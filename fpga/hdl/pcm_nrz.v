==> flow/design.v <==
`timescale 1ns/1ps
`default_nettype none
module pcm_nrz(
    input wire clk,
    input wire reset_n,
    input wire rxd,
    output wire [7:0] tx_data,
    output wire tx_en,
    output wire lock,
    output wire dbg
);
parameter CLK_HZ = 10240000;
parameter BIT_RATE = 51200;
parameter FRAME_SIZE = 128;
parameter SYNC_PATTERN = 26'b00000101_01111001_10110111_11;
localparam CYCLES_PER_BIT = CLK_HZ / BIT_RATE;
reg rxd1;
reg rxd2;
reg rxd_bit;
reg rxd_bit1;
always @(posedge clk) begin
    if (~reset_n) begin
        rxd1 <= 1'b0;
        rxd2 <= 1'b0;
        rxd_bit <= 1'b0;
        rxd_bit1 <= 1'b0;
    end else begin
        rxd2 <= rxd1;
        rxd1 <= rxd;
        rxd_bit1 <= rxd_bit;
        if ((rxd & rxd1 & rxd2) | (~rxd & ~rxd1 & ~rxd2)) begin
            rxd_bit <= rxd;
        end else begin
            rxd_bit <= rxd_bit;
        end
    end
end
wire rxd_edge;
assign rxd_edge = rxd_bit != rxd_bit1;
localparam COUNT_SIZE = $clog2(CYCLES_PER_BIT);
reg [COUNT_SIZE-1:0] sample_count;
always @(posedge clk) begin
    if (~reset_n) begin
        sample_count <= 0;
    end else begin
        if (rxd_edge) begin
            sample_count <= 0;
        end else begin
            if (sample_count == (CYCLES_PER_BIT-1)) begin
                sample_count <= 0;
            end else begin
                sample_count <= sample_count + 1;
            end
        end
    end
end
wire bit_sample;
assign bit_sample = (sample_count == (CYCLES_PER_BIT/2));
assign dbg = bit_sample;
reg [25:0] rx_bits;
always @(posedge clk) begin
    if (~reset_n) begin
        rx_bits <= 26'b0;
    end else begin
        if (bit_sample) begin
            rx_bits <= {rx_bits[24:0], rxd_bit};
        end else begin
            rx_bits <= rx_bits;
        end
    end
end
reg [7:0] frame_count;
wire pos_sync;
assign pos_sync = (frame_count == 8'b0) && (rx_bits == SYNC_PATTERN);
wire neg_sync;
assign neg_sync = (frame_count == 8'b0) && ((~rx_bits) == SYNC_PATTERN);
wire sync;
assign sync = pos_sync || neg_sync;
reg inverted;
always @(posedge clk) begin
    if (~reset_n) begin
        inverted <= 1'b0;
    end else begin
        if (pos_sync) begin
            inverted <= 1'b0;
        end else if (neg_sync) begin
            inverted <= 1'b1;
        end else begin
            inverted <= inverted;
        end
    end
end
reg [2:0] bit_count;
always @(posedge clk) begin
    if (~reset_n) begin
        bit_count <= 3'b0;
    end else begin
        if (sync) begin
            bit_count <= 3'b0;
        end else if (bit_sample) begin
            bit_count <= bit_count + 1;
        end else begin
            bit_count <= bit_count;
        end
    end
end
wire byte_sync;
assign byte_sync = bit_sample && (bit_count == 0);
always @(posedge clk) begin
    if (~reset_n) begin
        frame_count <= 8'b0;
    end else begin
        if (sync) begin
            frame_count <= FRAME_SIZE;
        end else if (tx_en) begin
            if (frame_count > 0) begin
                frame_count <= frame_count - 1;
            end else begin
                frame_count <= frame_count;
            end
        end else begin
            frame_count <= frame_count;
        end
    end
end
assign lock = (frame_count > 0);
assign tx_en = (lock) & byte_sync;
wire [7:0] raw_data;
assign raw_data = rx_bits[25:18];
assign tx_data = (inverted) ? ~raw_data : raw_data;
endmodule
`default_nettype wire
# From RTL to reports: pcm_nrz
# What the tools print for pcm_nrz, step after step.
# Line numbers count from 1 in the design file above.
# Library cell names are shortened.
# A cell with -- has no value.
# setup
top_module	pcm_nrz
clk_port	clk
cell_library	sky130hd
corner	tt_025C_1v80

# Word level
# Counts by Yosys on the flattened word-level netlist (proc, flatten, opt, wreduce; memories kept). Register bits leave out memories and registers merged into their read ports (data or address). Print and check cells are left out. Cells with the same type and inputs are merged into one.
# word_totals
register_bits	50
latch_bits	0
ramBits	0
romBits	0
clocked_rd_ports_x_width	0
memories	0
input_bits	3
output_inout_bits	11
elab_cells	48
# classes
n_addsub	3
n_mul	0
n_div	0
n_cmp	1
n_eq	5
shifts	0
n_mux	4
bitwise	12
reduce_logical	13
# op_table
operator	count
equality test 26 x 21 -> 1 bit (second input constant)	2
two-way mux 8 bit	4
NOT 26 bit	1
adder 8 x 1 -> 8 bit (second input constant)	1
subtractor 8 x 1 -> 8 bit (second input constant)	1
> comparator 8 x 1 -> 1 bit (second input constant)	1
equality test 8 x 7 -> 1 bit (second input constant)	1
equality test 8 bit (second input constant)	1
NOT 8 bit	1
zero test 8 bit	1
AND 1 bit	5
NOT 1 bit	4
AND reduction 2 bit	2
nonzero test 2 bit	2
OR reduction 2 bit	2
logical AND 1 bit	3
adder 3 x 1 -> 3 bit (second input constant)	1
zero test 3 bit	1
OR reduction 3 bit	1
inequality test 1 bit	1
bitwise OR 1 bit	1
logical OR 1 bit	1

# Logic depth
# Yosys ltp: most cells in a row. Word level: on the elaborated netlist, between registers, memories and ports. Mapped: between sequential cells and ports; inverters and the memories' decode and read muxes count.
# depth
ltp_word	6
abc_area	1
mapped_depth	11
depth_no_buf	11

# Mapped cells and area
# Source: synth_stat.txt of the flow (Yosys; design flattened, memories mapped). It holds for the ABC_AREA given above (unset counts as 0); a run with the other value may have another netlist.
# synth_totals
cell_count	318
area_um2	2322.2
seqArea_um2	1001.0
ff_cells	50
buf_cells	10
# types
type	count	type_area_um2
dfxtp_1	50	1000.96
nor2_1	57	213.955
nand2_1	44	165.158
inv_1	42	157.651
o21ai_0	23	115.11
xor2_1	12	105.101
a21oi_1	20	100.096
ha_1	6	75.072
nand3_1	14	70.067
nor3_1	10	50.048
o21ai_1	10	50.048
buf_6	4	45.043
xnor2_1	3	26.275
nand4_1	4	25.024
nor2_4	2	22.522
nor3b_1	3	22.522
nor2_2	2	12.512
clkbuf_1	3	11.261
# Other cell types: 8; their cells: 9.

# Timing after synthesis
# Source: OpenSTA report_checks on the synthesized netlist (no wires, ideal clock, input and output delay 20% of the period each), path of least setup slack; recovery checks are left aside. Register names are those of the netlist, which keeps one name where synthesis merged equal registers.
# synth_timing
path_kind	register -> output
start	register sample_count[0]
end	output port dbg
clock_period_ns	2.61
out_delay_ns	0.522
t_first_pin_ns	0.000
arrival_time_ns	1.148
t_required_ns	2.088
setup_slack_ns	0.940
delay_ns	1.148
path_stages	7
path_buffers	2
period_less_setup_slack_ns	1.67
# "delay_ns" is the arrival time less input delay plus setup time.
# A path that ends at an output port has no setup time.
# "path_stages" counts driving pins, that of a launching flip-flop among them; a cell with two outputs on the path counts twice.
# "period_less_setup_slack_ns" is the clock period less the worst setup slack; recovery checks do not enter. This is arithmetic on one report: input and output delays are still those of the set period (20% each).
# The rows between start and end are the longest chain of elaborated cells between them; the timing report does not say that the signal goes this way. Where chains are equally long, one stands for them.
# A line is the first line of the expression or statement that the cell stems from. Yosys adds cells for indexed reads and writes and turns some case tables into memories.
# A register here has more assigning lines than the two given.
# synth_between
path_cell_list	dfxtp_1 > inv_1 > ha_1 > nand4_1 > nor2_2 > buf_6 > buf_2
elab_chain_cells	1
cells_between	1
cone_lines	1
classes_between	eq/ne: 1
# synth_lines
item	line	source
start: declaration	41	reg [COUNT_SIZE-1:0] sample_count;
start: assignment	44	sample_count <= 0;
start: assignment	52	sample_count <= sample_count + 1;
equality test 8 x 7 -> 1 bit	58	assign bit_sample = (sample_count == (CYCLES_PER_BIT/2));
end: declaration	10	output wire dbg

# Path in the finished layout
# From the final timing report of record 1: the path of least setup slack in the routed layout; clock arrival at registers is part of the times.
# layout_timing
path_kind	register -> output
start	register sample_count[0]
end	output port tx_en
clock_period_ns	3.88
out_delay_ns	0.78
t_first_pin_ns	0.30
arrival_time_ns	2.29
t_required_ns	3.10
setup_slack_ns	0.82
path_stages	8
path_buffers	1
# The rows between start and end are the longest chain of elaborated cells between them; the timing report does not say that the signal goes this way. Where chains are equally long, one stands for them.
# A register here has more assigning lines than the two given.
# layout_between
path_cell_list	dfxtp_1 > inv_1 > ha_1 > nand4_1 > nor2_2 > nand2_4 > inv_2 > clkdlybuf4s50_1
elab_chain_cells	3
cells_between	3
cone_lines	3
classes_between	eq/ne: 1; logic: 1; reduce/logical: 1
# layout_lines
item	line	source
start: declaration	41	reg [COUNT_SIZE-1:0] sample_count;
start: assignment	44	sample_count <= 0;
start: assignment	52	sample_count <= sample_count + 1;
equality test 8 x 7 -> 1 bit	58	assign bit_sample = (sample_count == (CYCLES_PER_BIT/2));
logical AND 1 bit	108	assign byte_sync = bit_sample && (bit_count == 0);
AND 1 bit	127	assign tx_en = (lock) & byte_sync;
end: declaration	8	output wire tx_en,

# Settings and measured results of 2 stored flow runs for module pcm_nrz (sky130hd), not sorted in any way. The constraints put input and output delay at 20% of the set period each and load the outputs with 0.01 pF.
# By "timing.worst_path_ns" is meant the share of the clock period that the worst setup path is allowed (20% is reserved at inputs, 20% at outputs), minus its slack. Clock arrival times at its registers enter into it.
# "power_total_mw": no workload was simulated; the value follows from the tool's default switching activity.
# Among the settings, -- means not set for that run.
run name	period_ns	CORE_UTILIZATION	PLACE_DENSITY_LB_ADDON	CORE_MARGIN	CELL_PAD_IN_SITES_GLOBAL_PLACEMENT	ABC_AREA	GPL_ROUTABILITY_DRIVEN	CAP_MARGIN	SLEW_MARGIN	MIN_ROUTING_LAYER	synth_chip_area_um2	design.die.area_um2	post_route_stdcell_area_um2	fin_ws_ns	power_total_mw	timing.worst_path_ns	worst_setup_path_type
record 1	3.88	42	0.07	7	2	1	0	30	30	met1	2322.2	7807.5	2576.2	0.818	0.8520	2.29	register -> output
record 2	2.55	17	--	2	--	--	--	20	20	--	2230.9	14055.3	2753.9	0.066	1.619	1.97	register -> output
